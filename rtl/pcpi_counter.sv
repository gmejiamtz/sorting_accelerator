==> flow/design.v <==
package config_pkg;
endpackage
module pcpi_counter #(
    WIDTH_P=32
)(
    input clk_i,
    input reset_i,
    input        pcpi_valid,
    input [31:0] pcpi_insn,
    input [31:0] pcpi_rs1,
    input [31:0] pcpi_rs2,
    output         logic pcpi_wr,
    output  [31:0] pcpi_rd,
    output         logic pcpi_wait,
    output         logic pcpi_ready
);
typedef enum logic[0:0] {IDLE,COUNT} state_t;
assign pcpi_rd = '0;
logic [WIDTH_P-1:0] count_q,count_d;
state_t state_q,state_d;
always_ff @(posedge clk_i) begin : fsm_state
    if(reset_i) begin
        state_q <= IDLE;
    end else begin
        state_q <= state_d;
    end
end
always_ff @(posedge clk_i) begin
    if(reset_i) begin
        count_q <= '0;
    end else if (state_q == COUNT) begin
        count_q <= count_d;
    end
end
always_comb begin : count
    state_d = state_q;
    pcpi_wait = '0;
    pcpi_wr = '0;
    pcpi_ready = '0;
    count_d = count_q;
    case (state_q)
        IDLE: begin
            pcpi_wait = '0;
            if(pcpi_valid) begin
                state_d = COUNT;
            end else begin 
                state_d = IDLE;
            end
        end
        COUNT: begin
            pcpi_wait = '1;
            pcpi_wr = '0;
            if(&count_q) begin
                state_d = IDLE;
                pcpi_ready = '1;
                count_d = count_q + 1;
            end else begin
                count_d = count_q + 1;
            end
        end
    endcase
end
endmodule
Reports on pcpi_counter. Tool output for the design above, in the order of the flow. Line numbers count from 1 in the design file above. Operators: Yosys type, input widths -> output width; for muxes data width and select width s. Library cell names are shortened. Not given: -

Top module: pcpi_counter. Clock port: clk_i. Library: sky130hd. Corner: tt_025C_1v80.

Word level. Counts by Yosys on the flattened word-level netlist (proc, flatten, opt, wreduce; memories kept). Register bits leave out memories and registers merged into their read ports (data or address); mux counts leave out enables and synchronous resets folded into registers. Print and check cells are left out. Cells with the same type and inputs are merged into one.

Add/subtract/negate cells: 1. The entry for mux-type cells reads 6. The figure for bitwise operators is 1. The entry for reduce/logical cells reads 1.

Operators by type and width (count): $add 32x1->32 const B (1); $reduce_and 32->1 (1); $pmux 1 s2 (3); $mux 1 (3); $not 1->1 (1).

For flip-flop bits (word level) the number is 33. The figure for bits of input ports is 99. Under output and inout port bits stands 35. For word-level cells the number is 11.

Longest topological paths. Depth = most cells in a row (Yosys ltp): at word level without a register or memory, in the mapped netlist without a sequential cell, where the memories' decode and read muxes count.

For word-level depth the number is 3. ABC_AREA: 1. The entry for depth in mapped cells reads 9. Under depth with buffers taken out stands 9.

Netlist. Source: synth_stat.txt of the flow (Yosys; design flattened, memories mapped). It holds for the ABC_AREA given above (unset counts as 0); a run with the other value may have another netlist.

Under mapped cells stands 331. Synthesis area: 2130.8 sq um. For sequential area the number is 660.6 sq um. The entry for mapped flip-flops reads 33. The figure for buffer cells is 37.

Cells by type: dfxtp_1 (count 33, area in all 660.634 sq um); nand2_1 (count 72, area in all 270.259 sq um); buf_4 (count 34, area in all 255.245 sq um); nor2_1 (count 58, area in all 217.709 sq um); inv_1 (count 44, area in all 165.158 sq um); nand3_1 (count 29, area in all 145.139 sq um); a21oi_1 (count 17, area in all 85.082 sq um); nor2_4 (count 4, area in all 45.043 sq um); nor2_8 (count 2, area in all 40.038 sq um); o21ai_0 (count 8, area in all 40.038 sq um); nor2_2 (count 5, area in all 31.28 sq um); nand3_2 (count 3, area in all 30.029 sq um); nand4_1 (count 4, area in all 25.024 sq um); o21a_1 (count 3, area in all 22.522 sq um); ha_1 (count 1, area in all 12.512 sq um); nand2_2 (count 2, area in all 12.512 sq um); nand2_4 (count 1, area in all 11.261 sq um); buf_2 (count 2, area in all 10.01 sq um).

Other cell types: 8; their cells: 9.

Timing after synthesis. Path of least setup slack by OpenSTA after synthesis, without wires, with an ideal clock, recovery checks aside; 20% of the period is set as input and as output delay. Where synthesis merged equal registers, the netlist keeps one of their names.

Path type: register to output. Start: register count_q[0]. End: output pcpi_ready. The figure for period is 1.78 ns. The entry for external output delay reads 0.356 ns. The entry for launch time at the first pin reads 0.000 ns. For arrival the number is 1.198 ns. For required time the number is 1.424 ns. For path slack the number is 0.226 ns. The figure for path delay is 1.198 ns. The figure for driving pins on the path is 8. The entry for path buffers reads 0. Under period reached after synthesis stands 1.554 ns.

"path delay" = arrival - input delay + setup time. At an output port there is no setup time. "driving pins on the path": output pins that drive a net of the path, with the launching flip-flop's if there is one; two outputs of one cell count as two. "period reached after synthesis" is the clock period less the worst setup slack; recovery checks do not enter. This is arithmetic on one report: input and output delays are still those of the set period (20% each). The rows between start and end are the longest chain of elaborated cells between them; the timing report does not say that the signal goes this way. Where chains are equally long, one stands for them. A line is the first line of the expression or statement that the cell stems from. Yosys adds cells for indexed reads and writes and turns some case tables into memories.

Cell sequence: dfxtp_1 > ha_1 > nand2_1 > nor2_4 > nand2_4 > nor2_8 > nand3_2 > nor2_1. The figure for length of the longest elaborated chain is 3. Under elaborated cells between the ends (all ways) stands 3. Source lines of those cells: 2. Classes of those cells: 2 x mux; 1 x reduce/logical.

Ends and longest elaborated chain, after synthesis: start: declaration (line 19) `logic [WIDTH_P-1:0] count_q,count_d;`; start: assignment (line 30) `count_q <= '0;`; start: assignment (line 32) `count_q <= count_d;`; $reduce_and 32->1 (line 53) `if(&count_q) begin`; $mux 1 (line 53); $pmux 1 s2 (line 41) `case (state_q)`; end: declaration (line 15) `output         logic pcpi_ready`.

Path in the finished layout. Path of least setup slack in the final report of run 1 (OpenROAD, finished layout, wires in). Where an end is a register, its clock arrival counts in the times.

Path type: register to output. Start: register count_q[1]. End: output pcpi_ready. The figure for period is 2.32 ns. The entry for external output delay reads 0.46 ns. The entry for launch time at the first pin reads 0.29 ns. For arrival the number is 1.44 ns. For required time the number is 1.86 ns. For path slack the number is 0.41 ns. The figure for driving pins on the path is 9. The entry for path buffers reads 1.

The rows between start and end are the longest chain of elaborated cells between them; the timing report does not say that the signal goes this way. Where chains are equally long, one stands for them.

Cell sequence: dfxtp_2 > ha_4 > nand2_4 > nor2_4 > nand2_4 > nor2_8 > nand3_4 > nor2_4 > buf_6. The figure for length of the longest elaborated chain is 3. Under elaborated cells between the ends (all ways) stands 3. Source lines of those cells: 2. Classes of those cells: 2 x mux; 1 x reduce/logical.

Ends and longest elaborated chain, post-layout: start: declaration (line 19) `logic [WIDTH_P-1:0] count_q,count_d;`; start: assignment (line 30) `count_q <= '0;`; start: assignment (line 32) `count_q <= count_d;`; $reduce_and 32->1 (line 53) `if(&count_q) begin`; $mux 1 (line 53); $pmux 1 s2 (line 41) `case (state_q)`; end: declaration (line 15) `output         logic pcpi_ready`.

Lab notebook: pcpi_counter

Measured data: module pcpi_counter, platform sky130hd, 2 stored runs of the flow under differing settings, order arbitrary. Input and output delays are each 20% of the period that was set; the output load is 0.01 pF. "clock period reached" = clock period - worst setup slack. The figure is calculated, with input and output delays left at 20% of the set period. "power consumption": no workload was simulated; the value follows from the tool's default switching activity.

Run 1 has these settings: period_ns 2.32; CORE_UTILIZATION 55; SETUP_SLACK_MARGIN 0.45; PLACE_DENSITY 0.93; ABC_AREA 1; GPL_ROUTABILITY_DRIVEN 0; CTS_CLUSTER_SIZE 83; SLEW_MARGIN 0; CAP_MARGIN 20; CORE_MARGIN 2. The lowest hold slack is 0.484 ns. The measured power consumption is 1093 uW. The cell area after synthesis is 2130.8 sq um. The post-layout utilization is 63.9%. The worst setup slack after layout comes to 0.415 ns. The clock period reached comes to 1.905 ns. The area inside the die boundary is 4387.7 sq um.

Run 2 has these settings: period_ns 1.7; CORE_UTILIZATION 71; SETUP_SLACK_MARGIN 0.41; PLACE_DENSITY_LB_ADDON 0.08; CORE_MARGIN 6; CTS_CLUSTER_DIAMETER 244; SLEW_MARGIN 35; MIN_ROUTING_LAYER met2; CAP_MARGIN 20. Outcome: not finished: clock tree synthesis ended with error DPL-0038.
